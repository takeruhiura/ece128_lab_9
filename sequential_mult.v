==> flow/design.v <==
`timescale 1ns / 1ps
module sequential_mult(
    input clk,
    input rst,
    input [3:0] a,
    input [3:0] b,
    output reg [7:0] p
    );
    reg [7:0] multiplicand, partial_product;
    reg [3:0] operand_b;
    reg [2:0] shift_count;
    reg [2:0] PS,NS;
    parameter s0_idle=3'd0,s1_multiply=3'd1,s2_update=3'd2,s3_done=3'd3;
    always @(posedge clk)
    begin
        if(rst) begin
            PS<=s0_idle;
            end
        else
            PS<=NS;
    end
    always @(posedge clk) begin
    case(PS)
        s0_idle:
        begin
        multiplicand<={4'b0,a};
        partial_product<=8'b0;
        shift_count<=3'b0;
        operand_b<=b;
        NS<=s1_multiply;
        end
        s1_multiply: begin 
        if(operand_b[0]==0 && shift_count<4) begin
            multiplicand<=multiplicand<<1;
            partial_product<=partial_product;
            shift_count<=shift_count+1;
            operand_b<=operand_b>>1;
            NS<=s1_multiply;
            end
        else if(operand_b[0]==1&&shift_count<4) begin
            multiplicand<=multiplicand<<1;
            partial_product<=partial_product+multiplicand;
            shift_count<=shift_count+1;
            operand_b<=operand_b>>1;
            NS<=s1_multiply;
            end
            else if(shift_count==4) begin
            NS<=s2_update;
            end
            end
        s2_update: begin
            NS<=s3_done;
            p <= partial_product;
        end
        s3_done: begin
            NS <= s0_idle;
            end
        endcase
    end
endmodule
# Step by step through the tools: sequential_mult
# What the tools print for sequential_mult, step after step.
# Lines are those of the file above, counted from 1.
# Cell names lack the library's common part.
inputs:
  design: "sequential_mult"
  clock: "clk"
  cell_library: "sky130hd"
  pvt_corner: "tt_025C_1v80"

# Elaborated design
# Counts by Yosys on the flattened word-level netlist (proc, flatten, opt, wreduce; memories kept). Register bits leave out memories and registers merged into their read ports (data or address). Print and check cells are left out. Cells with the same type and inputs are merged into one.
classes:
  add_sub_neg: 2
  n_mul: 0
  n_div: 0
  n_cmp: 1
  n_eq: 8
  shift: 0
  mux: 16
  logic: 1
  reduce_logical: 8
op_table:
  columns: ["cell", "count"]
  rows:
  - ["case mux 8 bit (select 2 bit)", 2]
  - ["two-way mux 8 bit", 4]
  - ["two-way mux 3 bit", 5]
  - ["case mux 3 bit (select 4 bit)", 1]
  - ["adder 8 bit", 1]
  - ["case mux 4 bit (select 2 bit)", 1]
  - ["two-way mux 4 bit", 2]
  - ["== test 3 x 2 -> 1 bit (second input constant)", 2]
  - ["case mux 3 bit (select 2 bit)", 1]
  - ["!= test 2 bit (second input constant)", 2]
  - ["AND reduction 2 bit", 2]
  - ["!= test 4 bit (second input constant)", 1]
  - ["nonzero test 4 bit", 1]
  - ["adder 3 x 1 -> 3 bit (second input constant)", 1]
  - ["== test 3 x 1 -> 1 bit (second input constant)", 1]
  - ["less-than comparator 3 bit (second input constant)", 1]
  - ["== test 3 bit (second input constant)", 1]
  - ["!= test 3 bit (second input constant)", 1]
  - ["zero test 3 bit", 1]
  - ["AND reduction 3 bit", 1]
  - ["logical AND 1 bit", 2]
  - ["nonzero test 2 bit", 1]
  - ["NOT 1 bit", 1]
word_totals:
  ff_bits: 37
  latch_bits: 0
  ram_bits: 0
  mem_bits_ro: 0
  clocked_rd_ports_x_width: 0
  n_memories: 0
  output_inout_bits: 8
  wordCells: 43

# Logic depth
# Depth = most cells in a row (Yosys ltp): at word level without a register or memory, in the mapped netlist without a sequential cell, where the memories' decode and read muxes count.
logic_depth:
  ltp_word: 5
  ABC_AREA: 0
  ltp_mapped: 7

# Netlist
# Yosys stat after the flow's synthesis: flattened, memories mapped to cells. It holds for the ABC_AREA given above (unset counts as 0); a run with the other value may have another netlist.
# Totals and module areas in this step are rounded.
types:
  columns: ["cell", "count"]
  rows:
  - ["edfxtp_1", 33]
  - ["ha_1", 9]
  - ["nand2_1", 16]
  - ["and2_1", 8]
  - ["dfxtp_1", 2]
  - ["nor2b_1", 5]
  - ["a21oi_1", 6]
  - ["inv_1", 7]
  - ["fa_1", 1]
  - ["nor3_1", 4]
  - ["o21ai_0", 4]
  - ["nor2_1", 5]
  - ["xnor2_1", 2]
  - ["a21o_1", 2]
  - ["nand3_1", 3]
  - ["o21a_1", 2]
  - ["o31ai_1", 2]
  - ["a211oi_2", 1]
# Other cell types: 15; their cells: 17.
synth_totals:
  cells: 129
  synth_area_um2: 1627
  seqArea_um2: 1031
  flip_flops: 35

# Worst setup path after synthesis
# Source: OpenSTA report_checks on the synthesized netlist (no wires, ideal clock, input and output delay 20% of the period each), path of least setup slack; recovery checks are left aside. Register names are those of the netlist, which keeps one name where synthesis merged equal registers.
synth_timing:
  kind: "register to register"
  startpoint: "register shift_count[2]"
  endpoint: "register (no name shown)"
  period_ns: 3.32
  t_first_pin_ns: 0.000
  arrival_time_ns: 2.044
  slack_ns: 0.890
  delay_ns: 2.429
  driving_pins: 3
  n_path_buf: 0
  synth_period_reached_ns: 2.43
# "delay_ns" = arrival - input delay + setup time.
# "driving_pins": output pins that drive a net of the path, with the launching flip-flop's if there is one; two outputs of one cell count as two.
# "synth_period_reached_ns" is the clock period less the worst setup slack; recovery checks do not enter. This is arithmetic on one report: input and output delays are still those of the set period (20% each).
# The rows between start and end are the longest chain of elaborated cells between them; the timing report does not say that the signal goes this way. Where chains are equally long, one stands for them.
# Each line given opens the expression or statement behind the cell; cells for indexed reads and writes are added by Yosys, which also makes memories of some case tables.
# A register here has more assigning lines than the two given.
# Only ways into the end's enable, where the timed path ends, are counted here.
synth_between:
  cell_sequence: "edfxtp_1 -> a21oi_1 -> a21boi_0"
  elab_chain_cells: 4
  cells_between: 6
  cone_classes: "1 x compare; 2 x eq/ne; 3 x reduce/logical"
synth_lines:
  columns: ["element", "line_no", "rtl"]
  rows:
  - ["from (decl)", 11, "reg [2:0] shift_count;"]
  - ["from (assign)", 36, "shift_count<=shift_count+1;"]
  - ["from (assign)", 43, "shift_count<=shift_count+1;"]
  - ["less-than comparator 3 bit", 40, "else if(operand_b[0]==1&&shift_count<4) begin"]
  - ["logical AND 1 bit", 40, null]
  - ["!= test 2 bit", null, null]
  - ["AND reduction 3 bit", null, null]
  - ["to (assign)", 35, null]
  - ["to (assign)", 42, null]
  - ["to (decl)", 9, null]

# Timing after layout
# Path of least setup slack in the final report of record 2 (OpenROAD, finished layout, wires in). Where an end is a register, its clock arrival counts in the times.
layout_timing:
  kind: "register to register"
  startpoint: "register (no name shown)"
  endpoint: "register (no name shown)"
  period_ns: 1.95
  t_first_pin_ns: 0.34
  arrival_time_ns: 1.96
  slack_ns: 0.08
  driving_pins: 8
  n_path_buf: 1
# The rows between start and end are the longest chain of elaborated cells between them; the timing report does not say that the signal goes this way. Where chains are equally long, one stands for them.
layout_between:
  cell_sequence: "edfxtp_1 -> buf_4 -> inv_1 -> fa_2 -> nor2b_4 -> o21a_1 -> nor3_1 -> nor3_1"
  elab_chain_cells: 4
  cells_between: 4
  lines_between: 4
  cone_classes: "1 x add/sub; 3 x mux"
layout_lines:
  columns: ["element", "line_no", "rtl"]
  rows:
  - ["from (decl)", 9, null]
  - ["from (assign)", 35, null]
  - ["from (assign)", 42, null]
  - ["adder 8 bit", 42, null]
  - ["two-way mux 8 bit", 40, "else if(operand_b[0]==1&&shift_count<4) begin"]
  - ["two-way mux 8 bit", 33, "if(operand_b[0]==0 && shift_count<4) begin"]
  - ["case mux 8 bit (select 2 bit)", 23, "case(PS)"]
  - ["to (assign)", 35, null]
  - ["to (assign)", 42, null]
  - ["to (decl)", 9, null]

# Stored flow runs of sequential_mult (2 of them; Yosys, OpenROAD, sky130hd). They differ in their settings and are not a sequence. Constraints: input delay and output delay 20% of the set period each, output load 0.01 pF.
# "achieved_clock_period_ns" = clock period - worst setup slack. The figure is calculated, with input and output delays left at 20% of the set period.
# By "worstPathTime_ns" is meant the share of the clock period that the worst setup path is allowed (20% is reserved at inputs, 20% at outputs), minus its slack. Clock arrival times at its registers enter into it.
# Values from the reports are rounded here.
runs:
  - name: "record 1"
    settings:
      period_ns: 5.07
      CORE_UTILIZATION: 67
      SETUP_SLACK_MARGIN: 0.58
      PLACE_DENSITY_LB_ADDON: 0.19
      CORE_MARGIN: 3
      CELL_PAD_IN_SITES_GLOBAL_PLACEMENT: 2
      ABC_AREA: 1
      GPL_ROUTABILITY_DRIVEN: 1
      CTS_CLUSTER_SIZE: 97
      SLEW_MARGIN: 40
      MIN_ROUTING_LAYER: "met1"
      MAX_ROUTING_LAYER: "met5"
      CAP_MARGIN: 20
    outcome: "no results, placement failed with FLW-0024"
  - name: "record 2"
    settings:
      period_ns: 1.95
      CORE_UTILIZATION: 63
      SETUP_SLACK_MARGIN: 0.26
      PLACE_DENSITY: 0.74
      HOLD_SLACK_MARGIN: -0.1
      CORE_ASPECT_RATIO: 0.97
      CORE_MARGIN: 7
      TNS_END_PERCENT: 90
      ABC_AREA: 0
      GPL_TIMING_DRIVEN: 0
      CTS_CLUSTER_DIAMETER: 314
      CAP_MARGIN: 25
      MAX_ROUTING_LAYER: "met5"
      SLEW_MARGIN: 20
    results:
      layout_stdcell_area_um2: 2078
      synthesis_area_um2: 1627
      die_area_um2: 4201
      worstPathTime_ns: 1.87
      critical_path_kind: "register to register"
      fin_ws_ns: 0.083
      tns_setup_ns: 0.000
      achieved_clock_period_ns: 1.867
      fin_hold_ws_ns: 0.481
      layout_utilization_pct: 88.0
